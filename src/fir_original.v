==> flow/design.v <==
module fir_original #(
    parameter N_TAPS = 4,          
    parameter DATA_WIDTH = 18,
    parameter COEFF_WIDTH = 18
) (
    input clk,
    input reset_n,
    input ena,
    input signed [DATA_WIDTH-1:0] data_in,
    output signed [(DATA_WIDTH + COEFF_WIDTH + 2)-1:0] data_out  
);
    localparam OUTPUT_WIDTH = DATA_WIDTH + COEFF_WIDTH + 2;  
    localparam PRODUCT_WIDTH = DATA_WIDTH + COEFF_WIDTH;
    localparam signed [COEFF_WIDTH-1:0] b0 = 18'd10;
    localparam signed [COEFF_WIDTH-1:0] b1 = 18'd20;
    localparam signed [COEFF_WIDTH-1:0] b2 = 18'd30;
    localparam signed [COEFF_WIDTH-1:0] b3 = 18'd40;
    reg signed [DATA_WIDTH-1:0] delay_line [0:N_TAPS-1];
    wire signed [PRODUCT_WIDTH-1:0] product [0:N_TAPS-1];
    wire signed [OUTPUT_WIDTH-1:0] acc_sum;
    integer i;  
    always @(posedge clk or negedge reset_n) begin
        if (!reset_n) begin
            delay_line[0] <= {DATA_WIDTH{1'b0}};
            delay_line[1] <= {DATA_WIDTH{1'b0}};
            delay_line[2] <= {DATA_WIDTH{1'b0}};
            delay_line[3] <= {DATA_WIDTH{1'b0}};
        end else if (ena) begin
            delay_line[0] <= data_in;
            delay_line[1] <= delay_line[0];
            delay_line[2] <= delay_line[1];
            delay_line[3] <= delay_line[2];
        end
    end
    assign product[0] = delay_line[0] * b0;
    assign product[1] = delay_line[1] * b1;
    assign product[2] = delay_line[2] * b2;
    assign product[3] = delay_line[3] * b3;
    assign acc_sum = product[0] + product[1] + product[2] + product[3];
    assign data_out = acc_sum;
endmodule 
### From RTL to reports: fir_original

The steps from the RTL of fir_original to its reports follow in flow order.
Line numbers count from 1 in the design file above.
Library cell names are shortened.
A cell with -- has no value.

| inputs | value |
|---|---|
| top | fir_original |
| clock port | clk |
| cell library | sky130hd |
| timing corner | tt_025C_1v80 |

### Word level

Source: Yosys, flattened and elaborated. Widths are those after wreduce; folded enables and synchronous resets count as part of the registers. Registers that Yosys merges into a memory's read port (data or address) are not register bits. Print and check cells do not count. Equal cells are merged and count once.

| bit counts | value |
|---|---|
| register bits | 72 |
| bits in latches | 0 |
| RAM bits | 0 |
| bits in read-only memories | 0 |
| word width x clocked read ports | 0 |
| memories | 0 |
| output and inout bits | 38 |
| cells after elaboration | 11 |

| cells by class | value |
|---|---|
| $add $sub $neg | 3 |
| multipliers | 4 |
| divide/modulo/power cells | 0 |
| order comparisons | 0 |
| eq/ne operators | 0 |
| shifts and indexed selects | 0 |
| mux-type cells | 0 |
| bitwise operators | 0 |
| reductions and logical operators | 0 |

Operators with widths:

| operator | count |
|---|---|
| multiplier 18 x 4 -> 22 bit with constant B | 3 |
| multiplier 18 x 5 -> 23 bit with constant B | 1 |
| adder 38 x 36 -> 38 bit | 1 |
| adder 25 x 24 -> 26 bit | 1 |
| adder 23 x 24 -> 25 bit | 1 |

### Logic depth

Longest topological path by Yosys (ltp), each cell counted once; first at word level (registers and memories cut), then after technology mapping (sequential cells cut; the memories' decode and read muxes count).

| depth | value |
|---|---|
| depth after elaboration | 4 |
| ABC_AREA | 0 |
| gate-level depth with buffers | 33 |

### Synthesis result

The flow's flattened synthesis, as Yosys stat reports it; memories are mapped. The netlist is that of the ABC_AREA named above (0 if unset); the other value can give another one.

| synthesis totals | value |
|---|---|
| cell count | 1145 |
| cell area after synthesis | 10403.7 um^2 |
| sequential area | 1801.7 um^2 |
| flip-flop cells | 72 |

Cell types:

| type | count | area in all (um^2) |
|---|---|---|
| ha_1 | 188 | 2.35E+03 |
| dfrtp_1 | 72 | 1.8E+03 |
| fa_1 | 56 | 1.12E+03 |
| mux2_2 | 57 | 641.866 |
| xnor2_1 | 63 | 551.779 |
| inv_1 | 117 | 439.171 |
| a21oi_1 | 83 | 415.398 |
| xor2_1 | 37 | 324.061 |
| nand2_1 | 72 | 270.259 |
| o21ai_0 | 53 | 265.254 |
| a21o_1 | 32 | 240.23 |
| nor2_1 | 58 | 217.709 |
| o21a_1 | 21 | 157.651 |
| a211oi_1 | 16 | 120.115 |
| nand2b_1 | 18 | 112.608 |
| nor2b_1 | 17 | 106.352 |
| o21bai_1 | 14 | 105.101 |
| nor3_1 | 19 | 95.091 |

Other cell types: 47; their cells: 152.

### Path before layout

Source: OpenSTA report_checks on the synthesized netlist (no wires, ideal clock, input and output delay 20% of the period each), path of least setup slack; recovery checks are left aside. Register names are those of the netlist, which keeps one name where synthesis merged equal registers.

| timing post-synthesis | value |
|---|---|
| path type | register to output |
| from | register delay_line[2][1] |
| to | output port data_out[27] |
| period | 13000 ps |
| time at the first pin | 0 ps |
| data arrival time | 6540 ps |
| path slack | 3860 ps |
| delay of the path | 6540 ps |
| stages | 31 |
| path buffers | 0 |
| synthesis period reached | 9140 ps |

"delay of the path" = arrival - input delay + setup time.
A path that ends at an output port has no setup time.
"stages": output pins that drive a net of the path, with the launching flip-flop's if there is one; two outputs of one cell count as two.
"synthesis period reached" is the clock period less the worst setup slack; recovery checks do not enter. This is arithmetic on one report: input and output delays are still those of the set period (20% each).
Between the ends stands the longest chain of elaborated cells between them, by number of cells; it is not shown to be the way that was timed. Of several equally long chains one is given.
Each line given opens the expression or statement behind the cell; cells for indexed reads and writes are added by Yosys, which also makes memories of some case tables.

| on the way, post-synthesis | value |
|---|---|
| cell sequence | dfrtp_1 -> ha_1 -> xor2_1 -> ha_1 -> inv_1 -> fa_1 -> inv_1 -> ha_1 -> a21oi_1 -> a21boi_1 -> o21ai_0 -> nand2b_1 -> a21o_1 -> a21oi_1 -> xnor2_1 -> fa_1 -> ha_1 -> and3_1 -> a221o_1 -> o311ai_1 -> nor2b_1 -> xnor2_1 -> ha_1 -> a21oi_1 -> o21ai_1 -> a21oi_1 -> a21oi_1 -> a31o_2 -> a21oi_2 -> o211ai_1 -> o311ai_0 |
| cells in the longest elaborated chain | 3 |
| elaborated cells between the ends (all ways) | 3 |
| those cells by class | 2 x add/sub; 1 x mul |

Ends and longest elaborated chain, post-synthesis:

| element | RTL line | text |
|---|---|---|
| start, declared | 18 | `reg signed [DATA_WIDTH-1:0] delay_line [0:N_TAPS-1];` |
| start, assigned | 26 | `delay_line[2] <= {DATA_WIDTH{1'b0}};` |
| start, assigned | 31 | `delay_line[2] <= delay_line[1];` |
| multiplier 18 x 5 -> 23 bit | 37 |  |
| adder 25 x 24 -> 26 bit | 39 |  |
| adder 38 x 36 -> 38 bit | 39 |  |
| end, declared | 10 | `output signed [(DATA_WIDTH + COEFF_WIDTH + 2)-1:0] data_out` |

### Path in the finished layout

Path of least setup slack in the final report of stored run 1 (OpenROAD, finished layout, wires in). Where an end is a register, its clock arrival counts in the times.
The path's times are printed in steps of 10 ps; the period is the one set.

| timing post-layout | value |
|---|---|
| path type | register to output |
| from | register delay_line[2][1] |
| to | output port data_out[37] |
| period | 11400 ps |
| time at the first pin | 350 ps |
| data arrival time | 7040 ps |
| path slack | 2080 ps |
| stages | 32 |
| path buffers | 2 |

Between the ends stands the longest chain of elaborated cells between them, by number of cells; it is not shown to be the way that was timed. Of several equally long chains one is given.

| on the way, post-layout | value |
|---|---|
| cell sequence | dfrtp_2 -> ha_4 -> xor2_1 -> ha_1 -> inv_1 -> fa_1 -> inv_2 -> ha_4 -> nor2b_2 -> o31a_1 -> a21o_1 -> fa_1 -> inv_1 -> ha_1 -> nand3_1 -> o22ai_1 -> a221o_1 -> o311ai_4 -> o21ai_2 -> nor2_1 -> xnor2_1 -> ha_2 -> a21oi_2 -> o21ai_2 -> a21oi_2 -> a21oi_1 -> a31o_2 -> a21oi_4 -> o211ai_1 -> buf_4 -> o311ai_2 -> buf_2 |
| cells in the longest elaborated chain | 3 |
| elaborated cells between the ends (all ways) | 3 |
| those cells by class | 2 x add/sub; 1 x mul |

Ends and longest elaborated chain, post-layout:

| element | RTL line | text |
|---|---|---|
| start, declared | 18 | `reg signed [DATA_WIDTH-1:0] delay_line [0:N_TAPS-1];` |
| start, assigned | 26 | `delay_line[2] <= {DATA_WIDTH{1'b0}};` |
| start, assigned | 31 | `delay_line[2] <= delay_line[1];` |
| multiplier 18 x 5 -> 23 bit | 37 |  |
| adder 25 x 24 -> 26 bit | 39 |  |
| adder 38 x 36 -> 38 bit | 39 |  |
| end, declared | 10 | `output signed [(DATA_WIDTH + COEFF_WIDTH + 2)-1:0] data_out` |

==> runs of fir_original <==
Module fir_original, platform sky130hd: 2 stored runs of the flow (Yosys, OpenROAD) with differing settings, in no particular order. Input and output delays are each 20% of the period that was set; the output load is 0.01 pF.
"achieved clock period": clock period set for the run, less the worst setup slack. It is reckoned from that one timing run; input and output delays stay at 20% of the period that was set.
"critical setup path time" means the part of the period allowed to the worst setup path (the constraints hold back 20% at inputs and 20% at outputs) less its slack; where the path has registers, the arrival times of their clocks count too.
"critical setup path time" is known to 10 ps.

#### Stored run 1

| setting | value |
|---|---|
| period_ns | `11.4` |
| CORE_UTILIZATION | `23` |
| SETUP_SLACK_MARGIN | `2.43` |
| PLACE_DENSITY_LB_ADDON | `0.07` |
| CELL_PAD_IN_SITES_GLOBAL_PLACEMENT | `0` |
| TNS_END_PERCENT | `20` |
| ABC_AREA | `0` |
| CTS_CLUSTER_SIZE | `82` |
| CAP_MARGIN | `20` |
| CORE_MARGIN | `2` |
| SLEW_MARGIN | `20` |

| result | value |
|---|---|
| cell area after synthesis | 10403.7 um^2 |
| die footprint | 46950.2 um^2 |
| standard-cell area of the final layout | 13082.5 um^2 |
| post-route utilization | 29.5% |
| smallest setup slack | 2082 ps |
| setup TNS | 0 ps |
| post-route worst hold slack | 540 ps |
| achieved clock period | 9318 ps |
| critical setup path time | 7040 ps |
| critical path kind | register to output |

#### Stored run 2

| setting | value |
|---|---|
| period_ns | `9.7` |
| CORE_UTILIZATION | `55` |
| HOLD_SLACK_MARGIN | `0.3` |
| CORE_ASPECT_RATIO | `1.83` |
| CORE_MARGIN | `7` |
| CELL_PAD_IN_SITES_GLOBAL_PLACEMENT | `0` |
| GPL_ROUTABILITY_DRIVEN | `0` |
| SLEW_MARGIN | `20` |
| CAP_MARGIN | `20` |

| result | value |
|---|---|
| cell area after synthesis | 10403.7 um^2 |
| die footprint | 23139.8 um^2 |
| standard-cell area of the final layout | 11895.2 um^2 |
| post-route utilization | 64.5% |
| smallest setup slack | 249 ps |
| setup TNS | 0 ps |
| post-route worst hold slack | 559 ps |
| achieved clock period | 9451 ps |
| critical setup path time | 7510 ps |
| critical path kind | register to output |
