==> flow/design.v <==
module fir_retimed #(
    parameter N_TAPS = 4, 
    parameter DATA_WIDTH = 18,
    parameter COEFF_WIDTH = 18
) (
    input clk,
    input reset_n,
    input ena,
    input signed [DATA_WIDTH-1:0] data_in,
    output signed [(DATA_WIDTH + COEFF_WIDTH + 2)-1:0] data_out  
);
    localparam OUTPUT_WIDTH = DATA_WIDTH + COEFF_WIDTH + 2;  
    localparam PRODUCT_WIDTH = DATA_WIDTH + COEFF_WIDTH;
    localparam INTERMEDIATE_SUM_WIDTH = OUTPUT_WIDTH; 
    localparam signed [COEFF_WIDTH-1:0] b0 = 18'd10;
    localparam signed [COEFF_WIDTH-1:0] b1 = 18'd20;
    localparam signed [COEFF_WIDTH-1:0] b2 = 18'd30;
    localparam signed [COEFF_WIDTH-1:0] b3 = 18'd40;
    reg signed [DATA_WIDTH-1:0] delay_line_s1 [0:3]; 
    wire signed [PRODUCT_WIDTH-1:0] product_s1_comb [0:3]; 
    reg signed [PRODUCT_WIDTH-1:0] product_reg_s2 [0:3];
    wire signed [INTERMEDIATE_SUM_WIDTH-1:0] sum1_s2_comb;
    wire signed [INTERMEDIATE_SUM_WIDTH-1:0] sum2_s2_comb;
    reg signed [INTERMEDIATE_SUM_WIDTH-1:0] sum1_reg_s3;
    reg signed [INTERMEDIATE_SUM_WIDTH-1:0] sum2_reg_s3;
    wire signed [OUTPUT_WIDTH-1:0] final_sum_s3_comb;
    reg signed [OUTPUT_WIDTH-1:0] data_out_reg_s4;
    assign data_out = data_out_reg_s4; 
    always @(posedge clk or negedge reset_n) begin
        if (!reset_n) begin
            delay_line_s1[0] <= {DATA_WIDTH{1'b0}};
            delay_line_s1[1] <= {DATA_WIDTH{1'b0}};
            delay_line_s1[2] <= {DATA_WIDTH{1'b0}};
            delay_line_s1[3] <= {DATA_WIDTH{1'b0}};
        end else if (ena) begin
            delay_line_s1[0] <= data_in;
            delay_line_s1[1] <= delay_line_s1[0];
            delay_line_s1[2] <= delay_line_s1[1];
            delay_line_s1[3] <= delay_line_s1[2];
        end
    end
    assign product_s1_comb[0] = delay_line_s1[0] * b0;
    assign product_s1_comb[1] = delay_line_s1[1] * b1;
    assign product_s1_comb[2] = delay_line_s1[2] * b2;
    assign product_s1_comb[3] = delay_line_s1[3] * b3;
    always @(posedge clk or negedge reset_n) begin
        if (!reset_n) begin
            product_reg_s2[0] <= {PRODUCT_WIDTH{1'b0}};
            product_reg_s2[1] <= {PRODUCT_WIDTH{1'b0}};
            product_reg_s2[2] <= {PRODUCT_WIDTH{1'b0}};
            product_reg_s2[3] <= {PRODUCT_WIDTH{1'b0}};
        end else if (ena) begin
            product_reg_s2[0] <= product_s1_comb[0];
            product_reg_s2[1] <= product_s1_comb[1];
            product_reg_s2[2] <= product_s1_comb[2];
            product_reg_s2[3] <= product_s1_comb[3];
        end
    end
    assign sum1_s2_comb = product_reg_s2[0] + product_reg_s2[1];
    assign sum2_s2_comb = product_reg_s2[2] + product_reg_s2[3];
    always @(posedge clk or negedge reset_n) begin
        if (!reset_n) begin
            sum1_reg_s3 <= {INTERMEDIATE_SUM_WIDTH{1'b0}};
            sum2_reg_s3 <= {INTERMEDIATE_SUM_WIDTH{1'b0}};
        end else if (ena) begin
            sum1_reg_s3 <= sum1_s2_comb;
            sum2_reg_s3 <= sum2_s2_comb;
        end
    end
    assign final_sum_s3_comb = sum1_reg_s3 + sum2_reg_s3;
    always @(posedge clk or negedge reset_n) begin
        if (!reset_n) begin
            data_out_reg_s4 <= {OUTPUT_WIDTH{1'b0}};
        end else if (ena) begin
            data_out_reg_s4 <= final_sum_s3_comb;
        end
    end
endmodule 
### Reports on fir_retimed

What the tools print for fir_retimed, step after step.
Lines are those of the file above, counted from 1.
Operators: Yosys type, input widths -> output width; for muxes data width and select width s.
Cell names lack the library's common part.
Not given: --

| design | value |
|---|---|
| top module | fir_retimed |
| clock | clk |
| cell library | sky130hd |
| timing corner | tt_025C_1v80 |

### Elaborated design

Counts by Yosys on the flattened word-level netlist (proc, flatten, opt, wreduce). Print and check cells are left out. Cells with the same type and inputs are merged into one.

| bit counts | value |
|---|---|
| flip-flop bits (word level) | 323 |
| input port bits | 21 |
| output and inout bits | 38 |
| word-level cells | 18 |

| operators by class | value |
|---|---|
| $add $sub $neg | 3 |
| multipliers | 4 |

Operators with widths:

| cell | count |
|---|---|
| $mul 18x4->22 const B | 3 |
| $mul 18x5->23 const B | 1 |
| $add 36x36->37 | 2 |
| $add 38x38->38 | 1 |

### Depth

Yosys ltp: most cells in a row. Word level: on the elaborated netlist, between registers, memories and ports. Mapped: between sequential cells and ports; inverters and the memories' decode and read muxes count.

| logic depth | value |
|---|---|
| word-level depth | 1 |
| ABC_AREA | 0 |
| gate-level depth with buffers | 16 |
| mapped depth without buffers | 16 |

### Netlist

Source: synth_stat.txt of the flow (Yosys; design flattened, memories mapped). It holds for the ABC_AREA given above (unset counts as 0); a run with the other value may have another netlist.

Cells by type:

| cell | count |
|---|---|
| dfrtp_1 | 263 |
| ha_1 | 220 |
| mux2_2 | 174 |
| xnor2_1 | 97 |
| fa_1 | 35 |
| a21oi_1 | 129 |
| o21ai_0 | 100 |
| a21o_1 | 59 |
| inv_1 | 113 |
| nor2_1 | 101 |
| nand2_1 | 99 |
| xor2_1 | 36 |
| o21a_1 | 33 |
| clkbuf_1 | 50 |
| nand3_1 | 27 |
| o21bai_1 | 18 |
| a31oi_1 | 20 |
| nand2b_1 | 19 |

Not listed: further types 49, cells in them 190.

| mapped netlist | value |
|---|---|
| cells in the netlist | 1783 |
| chip area (Yosys) | 18291.3 um^2 |
| sequential area | 6581.3 um^2 |
| flip-flops | 263 |

### Path before layout

Path of least setup slack by OpenSTA after synthesis, without wires, with an ideal clock, recovery checks aside; 20% of the period is set as input and as output delay. Where synthesis merged equal registers, the netlist keeps one of their names.

| timing path after synthesis | value |
|---|---|
| kind | register to register |
| from | register delay_line_s1[2][3] |
| to | register (name not given) |
| period | 4390 ps |
| library setup time | 125 ps |
| arrival time | 3804 ps |
| required time | 4265 ps |
| slack | 461 ps |
| path delay | 3929 ps |
| stages on the path | 16 |
| buffers on the path | 0 |
| synthesis period reached | 3929 ps |

"path delay" is the arrival time less input delay plus setup time.
"stages on the path": output pins that drive a net of the path, with the launching flip-flop's if there is one; two outputs of one cell count as two.
"synthesis period reached" is the clock period less the worst setup slack; recovery checks do not enter. This is arithmetic on one report: input and output delays are still those of the set period (20% each).
Between the ends stands the longest chain of elaborated cells between them, by number of cells; it is not shown to be the way that was timed. Of several equally long chains one is given.
Each line given opens the expression or statement behind the cell; cells for indexed reads and writes are added by Yosys, which also makes memories of some case tables.

| between the ends, after synthesis | value |
|---|---|
| path through | dfrtp_1 ha_1 fa_1 inv_1 fa_1 inv_1 ha_1 a21o_1 nor3_2 a211oi_1 a2111oi_1 a21oi_1 o41ai_2 o21a_2 xnor2_1 mux2_4 |
| length of the longest elaborated chain | 1 |

Ends and longest elaborated chain, after synthesis:

| what | RTL line | source |
|---|---|---|
| start: declaration | 19 | `reg signed [DATA_WIDTH-1:0] delay_line_s1 [0:3];` |
| start: assignment | 33 | `delay_line_s1[2] <= {DATA_WIDTH{1'b0}};` |
| start: assignment | 38 | `delay_line_s1[2] <= delay_line_s1[1];` |
| $mul 18x5->23 | 44 |  |
| end: assignment | 50 |  |
| end: assignment | 55 |  |
| end: declaration | 21 |  |

### Path in the finished layout

Path of least setup slack in the final report of flow run 1 (OpenROAD, finished layout, wires in). Where an end is a register, its clock arrival counts in the times.
The path's times are printed in steps of 10 ps; the period is the one set.

| timing path after layout | value |
|---|---|
| kind | register to register |
| from | register delay_line_s1[2][7] |
| to | register (name not given) |
| period | 4300 ps |
| library setup time | 110 ps |
| arrival time | 4550 ps |
| required time | 4750 ps |
| slack | 200 ps |
| stages on the path | 17 |
| buffers on the path | 1 |

Between the ends stands the longest chain of elaborated cells between them, by number of cells; it is not shown to be the way that was timed. Of several equally long chains one is given.

| between the ends, after layout | value |
|---|---|
| path through | dfrtp_1 ha_1 fa_1 inv_1 fa_1 inv_1 ha_1 nand2_1 or3_1 a211oi_2 a2111oi_4 buf_4 a21oi_2 o41ai_2 o21a_2 xnor2_1 mux2_4 |
| length of the longest elaborated chain | 1 |

Ends and longest elaborated chain, after layout:

| what | RTL line | source |
|---|---|---|
| start: declaration | 19 | `reg signed [DATA_WIDTH-1:0] delay_line_s1 [0:3];` |
| start: assignment | 33 | `delay_line_s1[2] <= {DATA_WIDTH{1'b0}};` |
| start: assignment | 38 | `delay_line_s1[2] <= delay_line_s1[1];` |
| $mul 18x5->23 | 44 |  |
| end: assignment | 50 |  |
| end: assignment | 55 |  |
| end: declaration | 21 |  |

## Implementation results

Design fir_retimed on sky130hd. What follows are 2 stored runs of the flow, each under its own settings; their order means nothing. The constraints put input and output delay at 20% of the set period each and load the outputs with 0.01 pF.
By "achieved clock period" is meant the clock period of the run minus its worst setup slack. This is arithmetic on one report: input and output delays are still those of the set period (20% each).
"worst path time" means the part of the period allowed to the worst setup path (the constraints hold back 20% at inputs and 20% at outputs) less its slack; where the path has registers, the arrival times of their clocks count too.
"worst path time" is given in steps of 10 ps.

#### Flow run 1

| setting | value |
|---|---|
| period_ns | `4.3` |
| CORE_UTILIZATION | `57` |
| CAP_MARGIN | `20` |
| CORE_MARGIN | `2` |
| SLEW_MARGIN | `20` |

| result | value |
|---|---|
| area of the standard cells in the finished layout | 20519.7 um^2 |
| achieved clock period | 4098 ps |
| utilization after routing | 0.65 |
| setup slack of the worst path | 202 ps |
| worst path time | 4100 ps |
| kind of the worst setup path | register to register |
| synthesized cell area | 18291.3 um^2 |
| die size | 33538.4 um^2 |

#### Flow run 2

| setting | value |
|---|---|
| period_ns | `4.33` |
| CORE_UTILIZATION | `63` |
| PLACE_DENSITY_LB_ADDON | `0.24` |
| HOLD_SLACK_MARGIN | `-0.07` |
| CELL_PAD_IN_SITES_GLOBAL_PLACEMENT | `0` |
| MIN_ROUTING_LAYER | `met2` |
| CAP_MARGIN | `20` |
| CORE_MARGIN | `2` |
| SLEW_MARGIN | `20` |

| result | value |
|---|---|
| area of the standard cells in the finished layout | 20518.4 um^2 |
| achieved clock period | 4214 ps |
| utilization after routing | 0.717 |
| setup slack of the worst path | 116 ps |
| worst path time | 4210 ps |
| kind of the worst setup path | register to register |
| synthesized cell area | 18291.3 um^2 |
| die size | 30413.6 um^2 |
